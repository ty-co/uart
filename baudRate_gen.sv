==> flow/design.v <==
`timescale 1ns / 1ps
module baudRate_gen
#(
parameter MOD = 27  
)
(
    input logic sysclk, rst,
    output logic baudx16_ena
    );  
localparam N = log2(MOD);
logic [N-1:0] state,nstate; 
logic [3:0] count8,ncount8;  
logic frac_adj;  
always_ff @(posedge sysclk, negedge rst)
    if(!rst)
        begin
            state <= 0;
            count8 <=0;
        end 
    else
         begin
             state <= nstate;  
             count8 <= ncount8;
         end
assign baudx16_ena =(state == (MOD-1) + frac_adj)? 1'b1:1'b0;
assign frac_adj = (count8 == 3'd7)? 1'b1:1'b0;
assign nstate = (state == ((MOD-1) + frac_adj)? 0 : state +1);  
always_comb
    if (baudx16_ena)
        if(count8 == 3'd7)
            ncount8 = 0;
        else 
            ncount8 = count8+1;
    else
        ncount8 = count8;
function integer log2(input integer n);
    integer i;
    begin
        log2 = 1;
        for(i=0; 2**i<n; i = i+1)
            log2 = i + 1;
    end 
endfunction
endmodule
Reports on baudRate_gen
What the tools print for baudRate_gen, step after step. Lines are those of the file above, counted from 1. Library cell names are shortened. Not given: -

Top module: baudRate_gen. Clock: sysclk. Standard-cell library: sky130hd. Corner: tt_025C_1v80.

Elaborated design
Counts by Yosys on the flattened word-level netlist (proc, flatten, opt, wreduce; memories kept). Register bits leave out memories and registers merged into their read ports (data or address); mux counts leave out enables and synchronous resets folded into registers. Print and check cells are left out. Cells with the same type and inputs are merged into one.

The figure for $add $sub $neg is 3. For equal/unequal tests the number is 2. Under mux-type cells stands 4.

Operators with widths (count): adder 5 x 1 -> 6 bit (first input constant) (1); == test 5 x 6 -> 1 bit (1); adder 5 x 1 -> 5 bit (second input constant) (1); 2-to-1 mux 5 bit (1); adder 4 x 1 -> 4 bit (second input constant) (1); == test 4 x 3 -> 1 bit (second input constant) (1); 2-to-1 mux 4 bit (1); 2-to-1 mux 1 bit (2).

For bits of input ports the number is 2. For output and inout port bits the number is 1. The entry for cells after elaboration reads 11. For register bits after elaboration the number is 9.

Logic depth
Longest topological path by Yosys (ltp), each cell counted once; first at word level (registers and memories cut), then after technology mapping (sequential cells cut; the memories' decode and read muxes count).

Depth after elaboration: 5. For ABC_AREA the number is 0. The entry for depth in mapped cells reads 6. Mapped depth without buffers: 5.

Mapped cells and area
Source: synth_stat.txt of the flow (Yosys; design flattened, memories mapped). It holds for the ABC_AREA given above (unset counts as 0); a run with the other value may have another netlist. Totals and module areas in this step are rounded.

Under standard cells after synthesis stands 47. Mapped flip-flops: 9. For synthesis area the number is 508 µm². Buffers: 3. For sequential area the number is 225 µm².

Cell types: dfrtp_1 (count 9, area in all 225.216 µm²); ha_1 (count 2, area in all 25.024 µm²); nor2_1 (count 6, area in all 22.522 µm²); nor3_4 (count 1, area in all 16.266 µm²); mux2_4 (count 1, area in all 15.014 µm²); nor2b_4 (count 1, area in all 13.763 µm²); nor2b_1 (count 2, area in all 12.512 µm²); buf_6 (count 1, area in all 11.261 µm²); and4b_1 (count 1, area in all 10.01 µm²); mux2i_1 (count 1, area in all 10.01 µm²); nor3_1 (count 2, area in all 10.01 µm²); a22o_1 (count 1, area in all 8.758 µm²); and3b_1 (count 1, area in all 8.758 µm²); nand4b_1 (count 1, area in all 8.758 µm²); nor2b_2 (count 1, area in all 8.758 µm²); o221ai_1 (count 1, area in all 8.758 µm²); o22a_1 (count 1, area in all 8.758 µm²); xnor2_1 (count 1, area in all 8.758 µm²).

Not listed: further types 12, cells in them 13.

Path before layout
Path of least setup slack by OpenSTA after synthesis, without wires, with an ideal clock, recovery checks aside; 20% of the period is set as input and as output delay. Where synthesis merged equal registers, the netlist keeps one of their names.

Path kind: flip-flop to flip-flop. Start point: register count8[0]. End point: register count8[1]. Under path delay stands 1714 ps. Under clock period stands 1900 ps. Setup time: 125 ps. Under required time stands 1775 ps. Driving pins on the path: 7. Arrival: 1589 ps. The figure for path slack is 186 ps. The entry for time at the first pin reads 0 ps. Buffers on the path: 1. The entry for period reached after synthesis reads 1714 ps.

"path delay" is the arrival time less input delay plus setup time. "driving pins on the path": output pins that drive a net of the path, with the launching flip-flop's if there is one; two outputs of one cell count as two. "period reached after synthesis" is the clock period less the worst setup slack; recovery checks do not enter. This is arithmetic on one report: input and output delays are still those of the set period (20% each). The rows between start and end are the longest chain of elaborated cells between them; the timing report does not say that the signal goes this way. Where chains are equally long, one stands for them. Each line given opens the expression or statement behind the cell; cells for indexed reads and writes are added by Yosys, which also makes memories of some case tables.

Cell sequence: dfrtp_1 -> ha_1 -> and3b_1 -> buf_6 -> nor2b_4 -> nor3_4 -> mux2_4. Under cells in the longest elaborated chain stands 5. Under elaborated cells between the ends (all ways) stands 7. Those cells by class: add/sub (2); eq/ne (2); mux (3).

Ends and longest elaborated chain, after synthesis: from (decl) (line 12) `logic [3:0] count8,ncount8;`; from (assign) (line 18) `count8 <=0;`; from (assign) (line 23) `count8 <= ncount8;`; == test 4 x 3 -> 1 bit (line 26) `assign frac_adj = (count8 == 3'd7)? 1'b1:1'b0;`; 2-to-1 mux 1 bit (line 26); adder 5 x 1 -> 6 bit (line 25) `assign baudx16_ena =(state == (MOD-1) + frac_adj)? 1'b1:1'b0;`; == test 5 x 6 -> 1 bit (line 25); 2-to-1 mux 1 bit (line 25); to (assign) (line 18); to (assign) (line 23); to (decl) (line 12).

Nets of the timed path that keep an RTL name, with a line that drives or declares them; the list need not be complete.

Nets with RTL names, path after synthesis (line): baudx16_ena (25).

Path in the finished layout
From the final timing report of job 1: the path of least setup slack in the routed layout; clock arrival at registers is part of the times. The report prints the path's times to 10 ps; the period is as set.

Path kind: flip-flop to output port. Start point: register count8[0]. End point: output port baudx16_ena. Under required time stands 2670 ps. Buffers on the path: 1. The entry for time at the first pin reads 250 ps. For output delay the number is 670 ps. Driving pins on the path: 6. Under clock period stands 3340 ps. The figure for path slack is 520 ps. Arrival: 2160 ps.

The rows between start and end are the longest chain of elaborated cells between them; the timing report does not say that the signal goes this way. Where chains are equally long, one stands for them.

Cell sequence: dfrtp_1 -> ha_1 -> and3b_1 -> nor2b_4 -> nor3_4 -> clkdlybuf4s50_1. Under cells in the longest elaborated chain stands 5. Under elaborated cells between the ends (all ways) stands 5. Those cells by class: add/sub (1); eq/ne (2); mux (2).

Ends and longest elaborated chain, after layout: from (decl) (line 12) `logic [3:0] count8,ncount8;`; from (assign) (line 18) `count8 <=0;`; from (assign) (line 23) `count8 <= ncount8;`; == test 4 x 3 -> 1 bit (line 26) `assign frac_adj = (count8 == 3'd7)? 1'b1:1'b0;`; 2-to-1 mux 1 bit (line 26); adder 5 x 1 -> 6 bit (line 25) `assign baudx16_ena =(state == (MOD-1) + frac_adj)? 1'b1:1'b0;`; == test 5 x 6 -> 1 bit (line 25); 2-to-1 mux 1 bit (line 25); to (decl) (line 8) `output logic baudx16_ena`.

Appendix: measured runs

baudRate_gen through Yosys and OpenROAD on sky130hd: 2 stored runs, unordered, with their settings and measured results. The constraints put input and output delay at 20% of the set period each and load the outputs with 0.01 pF. "clock period achieved": clock period set for the run, less the worst setup slack. It is reckoned from that one timing run; input and output delays stay at 20% of the period that was set. "time used up by the worst setup path" = time allowed to the worst setup path (clock period - input delay - output delay, where it has them) - its slack; a late launch clock adds to it, a late capture clock takes from it. "overall power": no workload was simulated; the value follows from the tool's default switching activity. "time used up by the worst setup path" is given in steps of 10 ps. The measured numbers are rounded.

Job 1 has these settings: period_ns 3.34; CAP_MARGIN 20; CORE_MARGIN 2; CORE_UTILIZATION 40; SLEW_MARGIN 20. For the total negative setup slack the run shows 0 ps. The measured area of the synthesized netlist is 508 µm². The measured time used up by the worst setup path is 2160 ps. Kind of the worst setup path: flip-flop to output port. The standard-cell area after layout reads 548 µm². For the overall power the run shows 194 µW. The utilization in the final report comes to 48.0 %. The die outline area reads 1570 µm². The setup slack of the critical path reads 516 ps. The clock period achieved comes to 2824 ps.

Job 2 has these settings: period_ns 2.65; CORE_UTILIZATION 62; SETUP_SLACK_MARGIN 0.21; PLACE_DENSITY 0.74; CORE_ASPECT_RATIO 1.89; CELL_PAD_IN_SITES_GLOBAL_PLACEMENT 1; TNS_END_PERCENT 65; ABC_AREA 0; GPL_ROUTABILITY_DRIVEN 0; CTS_CLUSTER_DIAMETER 235; CAP_MARGIN 35; SLEW_MARGIN 30; CORE_MARGIN 2. Outcome: no final report: floorplanning broke off with PDN-0185.
